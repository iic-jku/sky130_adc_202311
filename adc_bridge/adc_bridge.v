==> flow/design.v <==
`default_nettype none
`default_nettype none
module adc_bridge (
    input wire              clk,                 
    input wire              rst_n,               
    input wire              dat_i,               
    input wire              load,                
    input wire [15:0]       adc_res,             
    input wire              adc_conv_finished,
    input wire              adc_conv_finished_osr,
    output wire [15:0]      adc_cfg1,            
    output wire [15:0]      adc_cfg2,            
    output wire             dat_o,               
    output wire             conv_finish,         
    output wire             tie1,                
    output wire             tie0                 
    );
    reg [32:0]              adc_cfg_store_r;     
    reg [32:0]              adc_cfg_load_r;      
    reg [19:0]              adc_res_r;           
    reg                     adc_cfg_written_r;   
    wire                    conv_finish_sel;
    assign dat_o = adc_res_r[0];
    assign adc_cfg1 = adc_cfg_store_r[15:0];
    assign adc_cfg2 = adc_cfg_store_r[31:16];
    assign conv_finish_sel = adc_cfg_store_r[32];
    assign tie1=1'b1;
    assign tie0=1'b0;
    assign conv_finish = (conv_finish_sel == 1'b0) ?
                            adc_conv_finished_osr :
                            adc_conv_finished; 
    always @(posedge clk or negedge rst_n) begin
        if (rst_n == 1'b0) begin
            adc_cfg_written_r <= 1'b0;
            adc_cfg_store_r <= 33'd0;
            adc_cfg_load_r <= 33'd0;
            adc_res_r <= 20'd0;
        end else begin
            if (clk == 1'b1) begin
                if (load == 1'b0) begin
                    adc_res_r <= {1'b0,adc_res_r[19:1]};  
                    adc_cfg_load_r <= {dat_i,adc_cfg_load_r[32:1]};  
                end else begin
                    adc_res_r <= {2'b10,adc_res,2'b01};
                    if (adc_cfg_written_r == 1'b0) begin
                        adc_cfg_written_r <= 1'b1;
                        adc_cfg_store_r <= adc_cfg_load_r;
                    end
                end
            end
        end
    end
endmodule  
Step by step through the tools: adc_bridge
The steps from the RTL of adc_bridge to its reports follow in flow order.
Line numbers count from 1 in the design file above.
Operators carry their Yosys type and port widths (W data, S select, Z words).
Cell names lack the library's common part.
{"block": "inputs", "top": "adc_bridge", "clock": "clk", "library": "sky130hd", "lib_corner": "tt_025C_1v80"}

Word-level counts
Yosys after proc, flatten, opt, wreduce and memory -nomap, before mapping. Enables and synchronous resets that opt folds into registers are not counted as muxes. Memory bits, and registers merged into a memory's read port (data or address), are not among the register bits. Print and check cells are not counted. Equal cells are merged and count once.
{"block": "classes", "n_mux": 2, "logic": 1, "reduce_and_logical": 1}
{"block": "ops", "operator": "$mux W20", "n": 1}
{"block": "ops", "operator": "$reduce_and A2 Y1", "n": 1}
{"block": "ops", "operator": "$not A1 Y1", "n": 1}
{"block": "ops", "operator": "$mux W1", "n": 1}
{"block": "word_totals", "ff_bits": 87, "inputBits": 22}

Longest topological paths
Depth = most cells in a row (Yosys ltp): at word level without a register or memory, in the mapped netlist without a sequential cell, where the memories' decode and read muxes count.
{"block": "depth", "word_depth": 2, "abc_area": 0, "mapped_depth": 5}

After synthesis
Source: synth_stat.txt of the flow (Yosys; design flattened, memories mapped). It holds for the ABC_AREA given above (unset counts as 0); a run with the other value may have another netlist.
Totals and module areas in this step are rounded.
{"block": "by_type", "cell_type": "dfrtp_1", "n": 87, "type_area_um2": 2.18E+03}
{"block": "by_type", "cell_type": "mux2_2", "n": 53, "type_area_um2": 596.822}
{"block": "by_type", "cell_type": "mux2_4", "n": 30, "type_area_um2": 450.432}
{"block": "by_type", "cell_type": "buf_6", "n": 5, "type_area_um2": 56.304}
{"block": "by_type", "cell_type": "buf_2", "n": 5, "type_area_um2": 25.024}
{"block": "by_type", "cell_type": "buf_4", "n": 2, "type_area_um2": 15.014}
{"block": "by_type", "cell_type": "nor2b_4", "n": 1, "type_area_um2": 13.763}
{"block": "by_type", "cell_type": "nor2b_1", "n": 2, "type_area_um2": 12.512}
{"block": "by_type", "cell_type": "or2_2", "n": 2, "type_area_um2": 12.512}
{"block": "by_type", "cell_type": "conb_1", "n": 2, "type_area_um2": 7.507}
{"block": "synth_totals", "stdcells": 189, "mapped_area_um2": 3370, "seq_area_um2": 2180, "ff_cells": 87, "n_buf": 12}

Timing after synthesis
OpenSTA on the mapped netlist: ideal clock, no wires. The path of least setup slack (recovery checks aside). Input and output delay are each 20% of the period. Register names are those of the netlist, which keeps one name where synthesis merged equal registers.
{"block": "synth_path", "kind": "flip-flop to flip-flop", "from": "register adc_cfg_written_r", "to": "register adc_cfg_store_r[10]", "tclk_ps": 1270, "t_first_pin_ps": 0, "arrival_ps": 1061, "t_required_ps": 1145, "path_slack_ps": 84, "path_delay_ps": 1186, "path_stages": 5, "path_buffers": 2, "period_less_setup_slack_ps": 1186}
"path_delay_ps" = arrival - input delay + setup time.
"path_stages": output pins that drive a net of the path, with the launching flip-flop's if there is one; two outputs of one cell count as two.
"period_less_setup_slack_ps" is the clock period less the worst setup slack; recovery checks do not enter. This is arithmetic on one report: input and output delays are still those of the set period (20% each).
Between the ends stands the longest chain of elaborated cells between them, by number of cells; it is not shown to be the way that was timed. Of several equally long chains one is given.
Each line given opens the expression or statement behind the cell; cells for indexed reads and writes are added by Yosys, which also makes memories of some case tables.
{"block": "synth_between", "cell_sequence": "dfrtp_1 nor2b_4 buf_6 buf_6 mux2_4", "elab_chain_cells": 2, "cells_between": 2, "lines_between": 0}
{"block": "synth_lines", "element": "start, declared", "line": 21, "rtl": "reg                     adc_cfg_written_r;"}
{"block": "synth_lines", "element": "start, assigned", "line": 34, "rtl": "adc_cfg_written_r <= 1'b0;"}
{"block": "synth_lines", "element": "start, assigned", "line": 46, "rtl": "adc_cfg_written_r <= 1'b1;"}
{"block": "synth_lines", "element": "$not A1 Y1"}
{"block": "synth_lines", "element": "$reduce_and A2 Y1"}
{"block": "synth_lines", "element": "end, assigned", "line": 35, "rtl": "adc_cfg_store_r <= 33'd0;"}
{"block": "synth_lines", "element": "end, assigned", "line": 47, "rtl": "adc_cfg_store_r <= adc_cfg_load_r;"}
{"block": "synth_lines", "element": "end, declared", "line": 18, "rtl": "reg [32:0]              adc_cfg_store_r;"}

Worst path after layout
From the final timing report of run 2: the path of least setup slack in the routed layout; clock arrival at registers is part of the times.
The report prints the path's times to 10 ps; the period is as set.
{"block": "layout_path", "kind": "input port to output port", "from": "input port adc_conv_finished", "to": "output port conv_finish", "tclk_ps": 2210, "in_delay_ps": 440, "out_delay_ps": 440, "t_first_pin_ps": 440, "arrival_ps": 1570, "t_required_ps": 1770, "path_slack_ps": 200, "path_stages": 3, "path_buffers": 2}
Between the ends stands the longest chain of elaborated cells between them, by number of cells; it is not shown to be the way that was timed. Of several equally long chains one is given.
{"block": "layout_between", "cell_sequence": "clkdlybuf4s50_1 mux2_2 clkdlybuf4s50_1", "elab_chain_cells": 1, "cells_between": 1, "lines_between": 1}
{"block": "layout_lines", "element": "start, declared", "line": 9, "rtl": "input wire              adc_conv_finished,"}
{"block": "layout_lines", "element": "$mux W1", "line": 29, "rtl": "assign conv_finish = (conv_finish_sel == 1'b0) ?"}
{"block": "layout_lines", "element": "end, declared", "line": 14, "rtl": "output wire             conv_finish,"}

Below are 2 stored runs of the flow (Yosys, OpenROAD; platform sky130hd) on adc_bridge, each with its settings and what was measured, unordered. Constraints: input delay and output delay 20% of the set period each, output load 0.01 pF.
The results are shown rounded.

{"run": "run 1", "settings": { "period_ns": 1.07, "CORE_UTILIZATION": 61, "SETUP_SLACK_MARGIN": -0.06, "HOLD_SLACK_MARGIN": 0.15, "CORE_MARGIN": 3, "CELL_PAD_IN_SITES_GLOBAL_PLACEMENT": 3, "TNS_END_PERCENT": 75, "GPL_ROUTABILITY_DRIVEN": 0, "CTS_CLUSTER_DIAMETER": 240, "CAP_MARGIN": 20, "SLEW_MARGIN": 20 }, "outcome": "not finished: placement ended with error GPL-0301"}
{"run": "run 2", "settings": { "period_ns": 2.21, "CAP_MARGIN": 20, "CORE_MARGIN": 2, "CORE_UTILIZATION": 40, "SLEW_MARGIN": 20 }, "results": { "ys_area_um2": 3370, "total_die_area_um2": 9170, "setup_ws_ps": 196, "post_route_stdcell_area_um2": 4190 }}
